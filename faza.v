==> flow/design.v <==
module faza
(
	input clk,
	input inBit,
	output reg con,
	output reg sck,
	output reg outBit,
	output reg [11:0] num
);
	reg [6:0] brojac;
	reg [1:0] state;
	reg [11:0] tmp;
	wire [5:0] poruka;
	assign poruka = 6'b010001;
	always @(posedge clk) begin
		if(brojac < 104) begin
			state = 1;
		end
		if(brojac < 90) begin
			state = 3;
		end
		if(brojac < 78) begin
			state = 2;
		end
		if(brojac < 66) begin
			state = 1;
		end
		if(brojac < 1) begin
			state = 0;
		end
		if(brojac >= 104) begin
			state = 0;
			brojac = 0;
		end
		if(state == 0) begin
			con = 1;
			num = tmp;
			tmp = 0;
		end
		if(state == 1) begin
			con = 0;
			outBit = poruka[0];
		end
		if(state == 2) begin
			if(brojac & 1) begin
				outBit = poruka[(brojac - 65) / 2];
			end
		end
		if(state == 3 || state == 2) begin
			sck = ~sck;
			if(!(brojac & 1)) begin
				tmp = tmp << 1;
				tmp = tmp + inBit;
			end
		end
		brojac = brojac + 1;
		if(brojac >= 104) begin
			state = 0;
			brojac = 0;
		end
	end
endmodule
Step by step through the tools: faza. What the tools print for faza, step after step. Line numbers count from 1 in the design file above. Cell names lack the library's common part. Not given: --

Top module: faza. Clock input: clk. Cell library: sky130hd. Library corner: tt_025C_1v80.

Elaborated design. Counts by Yosys on the flattened word-level netlist (proc, flatten, opt, wreduce; memories kept). Register bits leave out memories and registers merged into their read ports (data or address); mux counts leave out enables and synchronous resets folded into registers. Print and check cells are left out. Cells with the same type and inputs are merged into one.

The entry for input bits reads 2. Under output and inout bits stands 15. For latch bits the number is 0. The entry for clocked read ports x word width reads 0. The entry for bits in registers reads 36. The figure for RAM bits is 0. The entry for bits in read-only memories reads 0. Under memories kept stands 0.

Mux-type cells: 13. $lt $le $gt $ge: 7. For reductions and logical operators the number is 3. Multiply operators: 0. The figure for bitwise gates (word level) is 1. The figure for $add $sub $neg is 3. For equality and inequality tests the number is 3. Div/mod/pow operators: 0. For shift operators the number is 1.

Operators by type and width (number): 2-to-1 mux 12 bit (3); zero test 32 bit (1); variable part select 6 x 32 -> 1 bit with constant A (1); less-than comparator 7 bit with constant B (4); greater-or-equal comparator 7 bit with constant B (2); adder 12 x 1 -> 12 bit (1); 2-to-1 mux 2 bit (6); subtractor 7 x 7 -> 8 bit with constant B (1); adder 7 x 1 -> 7 bit with constant B (1); less-than comparator 7 x 1 -> 1 bit with constant B (1); 2-to-1 mux 7 bit (1); == test 2 bit with constant B (2); 2-to-1 mux 1 bit (3); == test 2 x 1 -> 1 bit with constant B (1); zero test 2 bit (1); logical OR 1 bit (1); NOT 1 bit (1).

Logic depth. Yosys ltp: most cells in a row. Word level: on the elaborated netlist, between registers, memories and ports. Mapped: between sequential cells and ports; inverters and the memories' decode and read muxes count.

The entry for depth after elaboration reads 12. Under ABC_AREA stands 0. For mapped depth the number is 9. For depth with buffers taken out the number is 8.

Synthesis result. Source: synth_stat.txt of the flow (Yosys; design flattened, memories mapped). It holds for the ABC_AREA given above (unset counts as 0); a run with the other value may have another netlist. Totals and module areas in this step are rounded.

Cell area after synthesis: 1530 sq um. Under flip-flops stands 35. Under cell count stands 138.

Cells by type (number): dfxtp_1 (22); edfxtp_1 (13); mux2i_1 (13); nor2_1 (21); nor4_4 (2); nand2_1 (8); inv_1 (7); buf_2 (5); ha_1 (2); buf_6 (2); nand3_1 (4); a31oi_1 (3); a2bb2oi_1 (2); o211a_4 (1); xnor2_1 (2); a21oi_1 (3); o211ai_1 (2); o21ai_0 (3).

Other cell types: 22; their cells: 23.

Worst setup path after synthesis. Source: OpenSTA report_checks on the synthesized netlist (no wires, ideal clock, input and output delay 20% of the period each), path of least setup slack; recovery checks are left aside. Register names are those of the netlist, which keeps one name where synthesis merged equal registers.

Path type: reg2reg. From: reg brojac[3]. To: reg brojac[2]. Period: 1.89 ns. For slack the number is 0.015 ns. Path delay: 1.875 ns. The entry for required time reads 1.769 ns. Data arrival time: 1.754 ns. Under time at the first pin stands 0.000 ns. The figure for stages on the path is 10. Under library setup time stands 0.121 ns. The figure for synthesis period reached is 1.875 ns.

"path delay" is the arrival time less input delay plus setup time. "stages on the path": output pins that drive a net of the path, with the launching flip-flop's if there is one; two outputs of one cell count as two. "synthesis period reached" = period - worst setup slack (recovery checks aside). The figure is calculated, with input and output delays left at 20% of the set period. Between the ends stands the longest chain of elaborated cells between them, by number of cells; it is not shown to be the way that was timed. Of several equally long chains one is given. A line is the first line of the expression or statement that the cell stems from. Yosys adds cells for indexed reads and writes and turns some case tables into memories. A register here has more assigning lines than the two given.

Cell sequence: dfxtp_1 buf_2 o211ai_2 nand2_1 inv_1 ha_1 and4_1 nand3_1 o22ai_2 nor2_1. For cells in the longest elaborated chain the number is 4. Under elaborated cells on any way between the ends stands 4. Classes of those cells: add/sub: 1; compare: 2; mux: 1.

RTL lines, path post-synthesis: from (decl) (RTL line 10) `reg [6:0] brojac;`; from (assign) (RTL line 33) `brojac = 0;`; from (assign) (RTL line 56) `brojac = brojac + 1;`; greater-or-equal comparator 7 bit (RTL line 31) `if(brojac >= 104) begin`; 2-to-1 mux 7 bit (RTL line 31); adder 7 x 1 -> 7 bit (RTL line 56); greater-or-equal comparator 7 bit (RTL line 57) `if(brojac >= 104) begin`; to (assign) (RTL line 56); to (assign) (RTL line 59) `brojac = 0;`; to (decl) (RTL line 10).

Timing after layout. Path of least setup slack in the final report of run 1 (OpenROAD, finished layout, wires in). Where an end is a register, its clock arrival counts in the times.

Path type: reg2reg. From: reg brojac[4]. To: reg state. The entry for required time reads 1.72 ns. Period: 1.54 ns. Data arrival time: 1.76 ns. The figure for stages on the path is 8. Under library setup time stands 0.10 ns. Under time at the first pin stands 0.29 ns. For slack the number is -0.04 ns.

Where an end lacks its bit number, it is one bit of the signal, or one of the new flip-flops if synthesis recoded a state register. Between the ends stands the longest chain of elaborated cells between them, by number of cells; it is not shown to be the way that was timed. Of several equally long chains one is given. A register here has more assigning lines than the two given.

Cell sequence: dfxtp_4 o211ai_4 and2_4 ha_4 and4_4 nand3_4 o22ai_4 nor2_1. For cells in the longest elaborated chain the number is 7. Under elaborated cells on any way between the ends stands 15. Classes of those cells: add/sub: 1; compare: 7; mux: 7.

RTL lines, path after layout: from (decl) (RTL line 10) `reg [6:0] brojac;`; from (assign) (RTL line 33) `brojac = 0;`; from (assign) (RTL line 56) `brojac = brojac + 1;`; less-than comparator 7 bit (RTL line 16) `if(brojac < 104) begin`; 2-to-1 mux 2 bit (RTL line 16); 2-to-1 mux 2 bit (RTL line 19) `if(brojac < 90) begin`; 2-to-1 mux 2 bit (RTL line 22) `if(brojac < 78) begin`; 2-to-1 mux 2 bit (RTL line 25) `if(brojac < 66) begin`; 2-to-1 mux 2 bit (RTL line 28) `if(brojac < 1) begin`; 2-to-1 mux 2 bit (RTL line 31) `if(brojac >= 104) begin`; to (assign) (RTL line 29) `state = 0;`; to (assign) (RTL line 32) `state = 0;`; to (decl) (RTL line 11) `reg [1:0] state;`.

Lab notebook: faza

2 stored runs of faza in the flow (synthesis by Yosys, layout by OpenROAD, sky130hd cells), in arbitrary order. Constraints: input delay and output delay 20% of the set period each, output load 0.01 pF. By "period achieved" is meant the clock period of the run minus its worst setup slack. This is arithmetic on one report: input and output delays are still those of the set period (20% each). "allowed time less slack (worst setup path)" = time allowed to the worst setup path (clock period - input delay - output delay, where it has them) - its slack; a late launch clock adds to it, a late capture clock takes from it. "total design power" rests on the timing tool's default activity at the inputs, not on a simulated workload. The measured numbers are rounded.

Run 1 has these settings: period_ns 1.54; CORE_UTILIZATION 16; PLACE_DENSITY 0.68; TNS_END_PERCENT 10; CTS_CLUSTER_SIZE 76; CTS_CLUSTER_DIAMETER 294; MAX_ROUTING_LAYER met5; CAP_MARGIN 20; CORE_MARGIN 2; SLEW_MARGIN 20. The mapped cell area after synthesis stands at 1530 sq um. The die area is 10400 sq um. The standard-cell area after routing is 2240 sq um. The measured utilization after routing is 24.2%. The setup slack of the critical path reads -0.042 ns. The measured total negative slack on setup checks is -0.166 ns. The measured smallest hold slack is 0.459 ns. The total design power stands at 1760 µW. The period achieved is 1.582 ns. The allowed time less slack (worst setup path) stands at 1.58 ns. Worst path kind: reg2reg.

Run 2 has these settings: period_ns 1.42; CORE_UTILIZATION 21; PLACE_DENSITY_LB_ADDON 0.04; CORE_MARGIN 6; CELL_PAD_IN_SITES_GLOBAL_PLACEMENT 3; CELL_PAD_IN_SITES_DETAIL_PLACEMENT 2; GPL_ROUTABILITY_DRIVEN 0; CTS_CLUSTER_SIZE 37; CTS_CLUSTER_DIAMETER 266; CAP_MARGIN 10; MAX_ROUTING_LAYER met4; SLEW_MARGIN 20. The mapped cell area after synthesis stands at 1530 sq um. The die area is 9490 sq um. The standard-cell area after routing is 2390 sq um. The measured utilization after routing is 34.7%. The setup slack of the critical path reads -0.198 ns. The measured total negative slack on setup checks is -4.37 ns. The measured smallest hold slack is 0.435 ns. The total design power stands at 1960 µW. The period achieved is 1.618 ns. The allowed time less slack (worst setup path) stands at 1.62 ns. Worst path kind: reg2reg.
