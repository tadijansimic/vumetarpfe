==> flow/design.v <==
module svetla
(
	input [11:0] vrednost,
	input clk,
	output reg [9:0] led
);
	reg proslaNajv[3:0];
	reg [11:0] tmp;
	reg [32:0] brojac;
	reg [11:0] padajuca;
	reg [11:0] ispis;
	wire [11:0] niz [9:0];
	assign niz[0] = 12'd90;
	assign niz[1] = 12'd95;
	assign niz[2] = 12'd105;
	assign niz[3] = 12'd120;
	assign niz[4] = 12'd145;
	assign niz[5] = 12'd185;
	assign niz[6] = 12'd250;
	assign niz[7] = 12'd355;
	assign niz[8] = 12'd525;
	assign niz[9] = 12'd650;
	always @(posedge clk) begin
		brojac = brojac + 1;
		ispis = vrednost - 12'd1900;
		if(brojac >= 7000000) begin
			if(padajuca != 0) begin
				padajuca = padajuca - 1;
			end
			brojac = 0;
		end
		if(!ispis[11]) begin
			for(tmp = 0; tmp < 10; tmp = tmp + 1) begin
				if(niz[tmp] <= ispis) begin
					led[tmp] = 1;
					if(tmp >= padajuca) begin
						padajuca = tmp;
						brojac = 0;
					end
				end
				else begin 
					if(tmp != padajuca) begin
						led[tmp] = 0;
					end
					else begin
						led[tmp] = 1;
					end
				end
			end
		end
	end
endmodule	
* Tool chain data of svetla
What the tools print for svetla, step after step.
Lines are those of the file above, counted from 1.
Library cell names are shortened.
A cell with -- has no value.
- Top module :: svetla
- Clock :: clk
- Library :: sky130hd
- Corner :: tt_025C_1v80

* After elaboration
Source: Yosys, flattened and elaborated, memories not mapped. Widths are those after wreduce; folded enables and synchronous resets count as part of the registers. Registers that Yosys merges into a memory's read port (data or address) are not register bits. Print and check cells do not count. Equal cells are merged and count once.
- Flip-flop bits (word level) :: 55
- Input bits :: 13
- Output and inout port bits :: 10
- Word-level cells :: 113
- $add $sub $neg :: 3
- Order comparisons :: 21
- Eq/ne operators :: 9
- Mux-type cells :: 66
- Reduce/logical cells :: 2
** Operators by type and width (count)
- two-way mux 33 bit :: 24
- two-way mux 12 bit :: 32
- greater-or-equal comparator 3 x 12 -> 1 bit with constant A :: 4
- != test 3 x 12 -> 1 bit with constant A :: 4
- less-or-equal comparator 7 x 12 -> 1 bit with constant A :: 4
- less-or-equal comparator 8 x 12 -> 1 bit with constant A :: 3
- adder 33 x 1 -> 33 bit with constant B :: 1
- greater-or-equal comparator 33 x 23 -> 1 bit with constant B :: 1
- greater-or-equal comparator 1 x 12 -> 1 bit with constant A :: 2
- less-or-equal comparator 10 x 12 -> 1 bit with constant A :: 2
- nonzero test 12 bit :: 2
- greater-or-equal comparator 2 x 12 -> 1 bit with constant A :: 2
- != test 2 x 12 -> 1 bit with constant A :: 2
- greater-or-equal comparator 4 x 12 -> 1 bit with constant A :: 2
- != test 4 x 12 -> 1 bit with constant A :: 2
- != test 1 x 12 -> 1 bit with constant A :: 1
- subtractor 12 x 1 -> 12 bit with constant B :: 1
- subtractor 12 x 11 -> 12 bit with constant B :: 1
- less-or-equal comparator 9 x 12 -> 1 bit with constant A :: 1
- two-way mux 1 bit :: 10

* Logic depth
Depth = most cells in a row (Yosys ltp): at word level without a register or memory, in the mapped netlist without a sequential cell, where the memories' decode and read muxes count.
- Depth after elaboration :: 43
- ABC_AREA :: 0
- Mapped depth :: 16
- Gate-level depth less buffers :: 13

* Netlist
The flow's flattened synthesis, as Yosys stat reports it; memories are mapped. The netlist is that of the ABC_AREA named above (0 if unset); the other value can give another one.
** Cell types
- dfxtp_1 :: count 45, total area 900.864 um2
- edfxtp_1 :: count 10, total area 300.288 um2
- nor3_2 :: count 18, total area 180.173 um2
- xor2_1 :: count 20, total area 175.168 um2
- nand2_1 :: count 43, total area 161.405 um2
- a21oi_1 :: count 25, total area 125.12 um2
- xnor2_1 :: count 14, total area 122.618 um2
- nor2_1 :: count 28, total area 105.101 um2
- ha_1 :: count 8, total area 100.096 um2
- nand3_1 :: count 19, total area 95.091 um2
- nor3_1 :: count 18, total area 90.086 um2
- nor4_1 :: count 12, total area 75.072 um2
- o21ai_0 :: count 15, total area 75.072 um2
- or3_1 :: count 10, total area 62.56 um2
- mux2i_1 :: count 6, total area 60.058 um2
- nand2b_1 :: count 9, total area 56.304 um2
- nand4_1 :: count 8, total area 50.048 um2
- mux2_2 :: count 4, total area 45.043 um2
Other cell types: 59; their cells: 152.
- Cells in the netlist :: 464
- Cell area after synthesis :: 3947.5 um2
- Sequential part of the area :: 1201.2 um2
- Flip-flops :: 55
- Buffers :: 17

* Worst setup path after synthesis
OpenSTA on the mapped netlist: ideal clock, no wires. The path of least setup slack (recovery checks aside). Input and output delay are each 20% of the period. Register names are those of the netlist, which keeps one name where synthesis merged equal registers.
- Path kind :: input-to-reg
- From :: input vrednost[3]
- To :: register brojac[11]
- Period :: 9.19 ns
- Input delay :: 1.838 ns
- Setup time :: 0.141 ns
- Launch time at the first pin :: 1.838 ns
- Arrival :: 4.614 ns
- Data required time :: 9.049 ns
- Path slack :: 4.435 ns
- Path delay :: 2.917 ns
- Stages :: 14
- Buffers on the path :: 1
- Synthesis period reached :: 4.755 ns
"path delay" is the arrival time less input delay plus setup time.
"stages" counts driving pins, that of a launching flip-flop among them; a cell with two outputs on the path counts twice.
"synthesis period reached" = period - worst setup slack (recovery checks aside). The figure is calculated, with input and output delays left at 20% of the set period.
The rows between start and end are the longest chain of elaborated cells between them; the timing report does not say that the signal goes this way. Where chains are equally long, one stands for them.
Each line given opens the expression or statement behind the cell; cells for indexed reads and writes are added by Yosys, which also makes memories of some case tables.
A register here has more assigning lines than the two given.
- Path through :: a21oi_1 > o21bai_1 > and2_1 > nand3_1 > xor2_1 > inv_1 > nand2_1 > nor3_1 > a21oi_1 > a21oi_1 > or4_4 > a41oi_4 > buf_6 > nor3_2
- Cells in the longest elaborated chain :: 40
- Elaborated cells between the ends (all ways) :: 68
- RTL lines with such cells :: 4
- Those cells by class :: 1 x add/sub; 19 x compare; 48 x mux
** Ends and longest elaborated chain, post-synthesis
- start, declared :: line 3 : input [11:0] vrednost,
- subtractor 12 x 11 -> 12 bit :: line 25 : ispis = vrednost - 12'd1900;
- less-or-equal comparator 7 x 12 -> 1 bit :: line 34 : if(niz[tmp] <= ispis) begin
- two-way mux 12 bit :: line 34
- two-way mux 12 bit :: line 32 : if(!ispis[11]) begin
- greater-or-equal comparator 1 x 12 -> 1 bit :: line 36 : if(tmp >= padajuca) begin
- two-way mux 12 bit :: line 36
- two-way mux 12 bit :: line 34
- (+26 left out)
- two-way mux 12 bit :: line 36
- two-way mux 12 bit :: line 34
- two-way mux 12 bit :: line 32
- greater-or-equal comparator 4 x 12 -> 1 bit :: line 36
- two-way mux 33 bit :: line 36
- two-way mux 33 bit :: line 34
- two-way mux 33 bit :: line 32
- end, assigned :: line 24 : brojac = brojac + 1;
- end, assigned :: line 30 : brojac = 0;
- end, declared :: line 9 : reg [32:0] brojac;

* Worst path after layout
Path of least setup slack in the final report of job 2 (OpenROAD, finished layout, wires in). Where an end is a register, its clock arrival counts in the times.
- Path kind :: reg-to-reg
- From :: register brojac[6]
- To :: register brojac[16]
- Period :: 2.69 ns
- Setup time :: 0.09 ns
- Launch time at the first pin :: 0.31 ns
- Arrival :: 4.34 ns
- Data required time :: 2.91 ns
- Path slack :: -1.42 ns
- Stages :: 16
- Buffers on the path :: 3
The rows between start and end are the longest chain of elaborated cells between them; the timing report does not say that the signal goes this way. Where chains are equally long, one stands for them.
A register here has more assigning lines than the two given.
- Path through :: dfxtp_2 > nand4_1 > or3_4 > buf_6 > nor3_4 > a211o_1 > and3b_2 > o31ai_4 > a21oi_2 > o32a_1 > and2_4 > or4_4 > a41oi_4 > buf_12 > clkbuf_16 > nor2_2
- Cells in the longest elaborated chain :: 43
- Elaborated cells between the ends (all ways) :: 64
- RTL lines with such cells :: 5
- Those cells by class :: 1 x add/sub; 11 x compare; 52 x mux
** Ends and longest elaborated chain, after layout
- start, declared :: line 9 : reg [32:0] brojac;
- start, assigned :: line 24 : brojac = brojac + 1;
- start, assigned :: line 30 : brojac = 0;
- adder 33 x 1 -> 33 bit :: line 24
- greater-or-equal comparator 33 x 23 -> 1 bit :: line 26 : if(brojac >= 7000000) begin
- two-way mux 12 bit :: line 26
- greater-or-equal comparator 1 x 12 -> 1 bit :: line 36 : if(tmp >= padajuca) begin
- two-way mux 12 bit :: line 36
- two-way mux 12 bit :: line 34 : if(niz[tmp] <= ispis) begin
- two-way mux 12 bit :: line 32 : if(!ispis[11]) begin
- (+29 left out)
- two-way mux 12 bit :: line 36
- two-way mux 12 bit :: line 34
- two-way mux 12 bit :: line 32
- greater-or-equal comparator 4 x 12 -> 1 bit :: line 36
- two-way mux 33 bit :: line 36
- two-way mux 33 bit :: line 34
- two-way mux 33 bit :: line 32
- end, assigned :: line 24
- end, assigned :: line 30
- end, declared :: line 9

Design svetla on sky130hd. What follows are 2 stored runs of the flow, each under its own settings; their order means nothing. The constraints put input and output delay at 20% of the set period each and load the outputs with 0.01 pF.
"period reached" = clock period - worst setup slack. The figure is calculated, with input and output delays left at 20% of the set period.
"critical setup path time" = time allowed to the worst setup path (clock period - input delay - output delay, where it has them) - its slack; a late launch clock adds to it, a late capture clock takes from it.
"power" rests on the timing tool's default activity at the inputs, not on a simulated workload.

** Job 1
- Settings :: period_ns=7.53; CORE_UTILIZATION=67; SETUP_SLACK_MARGIN=1.75; PLACE_DENSITY_LB_ADDON=0.26; CORE_ASPECT_RATIO=0.77; CORE_MARGIN=2; CELL_PAD_IN_SITES_GLOBAL_PLACEMENT=1; GPL_TIMING_DRIVEN=1; GPL_ROUTABILITY_DRIVEN=0; CTS_CLUSTER_DIAMETER=150; SLEW_MARGIN=25; CAP_MARGIN=20
- Outcome :: did not finish, placement stopped with FLW-0024

** Job 2
- Settings :: period_ns=2.69; CORE_UTILIZATION=52; PLACE_DENSITY_LB_ADDON=0.19; ABC_AREA=0; GPL_TIMING_DRIVEN=1; CAP_MARGIN=15; MAX_ROUTING_LAYER=met4; CORE_MARGIN=2; SLEW_MARGIN=20
- Synthesis area :: 3947.5 um2
- Total die area :: 8304.7 um2
- Utilization of the finished layout :: 89.2 %
- Setup slack of the worst path :: -1.424 ns
- Smallest hold slack :: 0.576 ns
- Power :: 4.000 mW
- Period reached :: 4.114 ns
- Critical setup path time :: 4.11 ns
- Kind of the worst setup path :: reg-to-reg
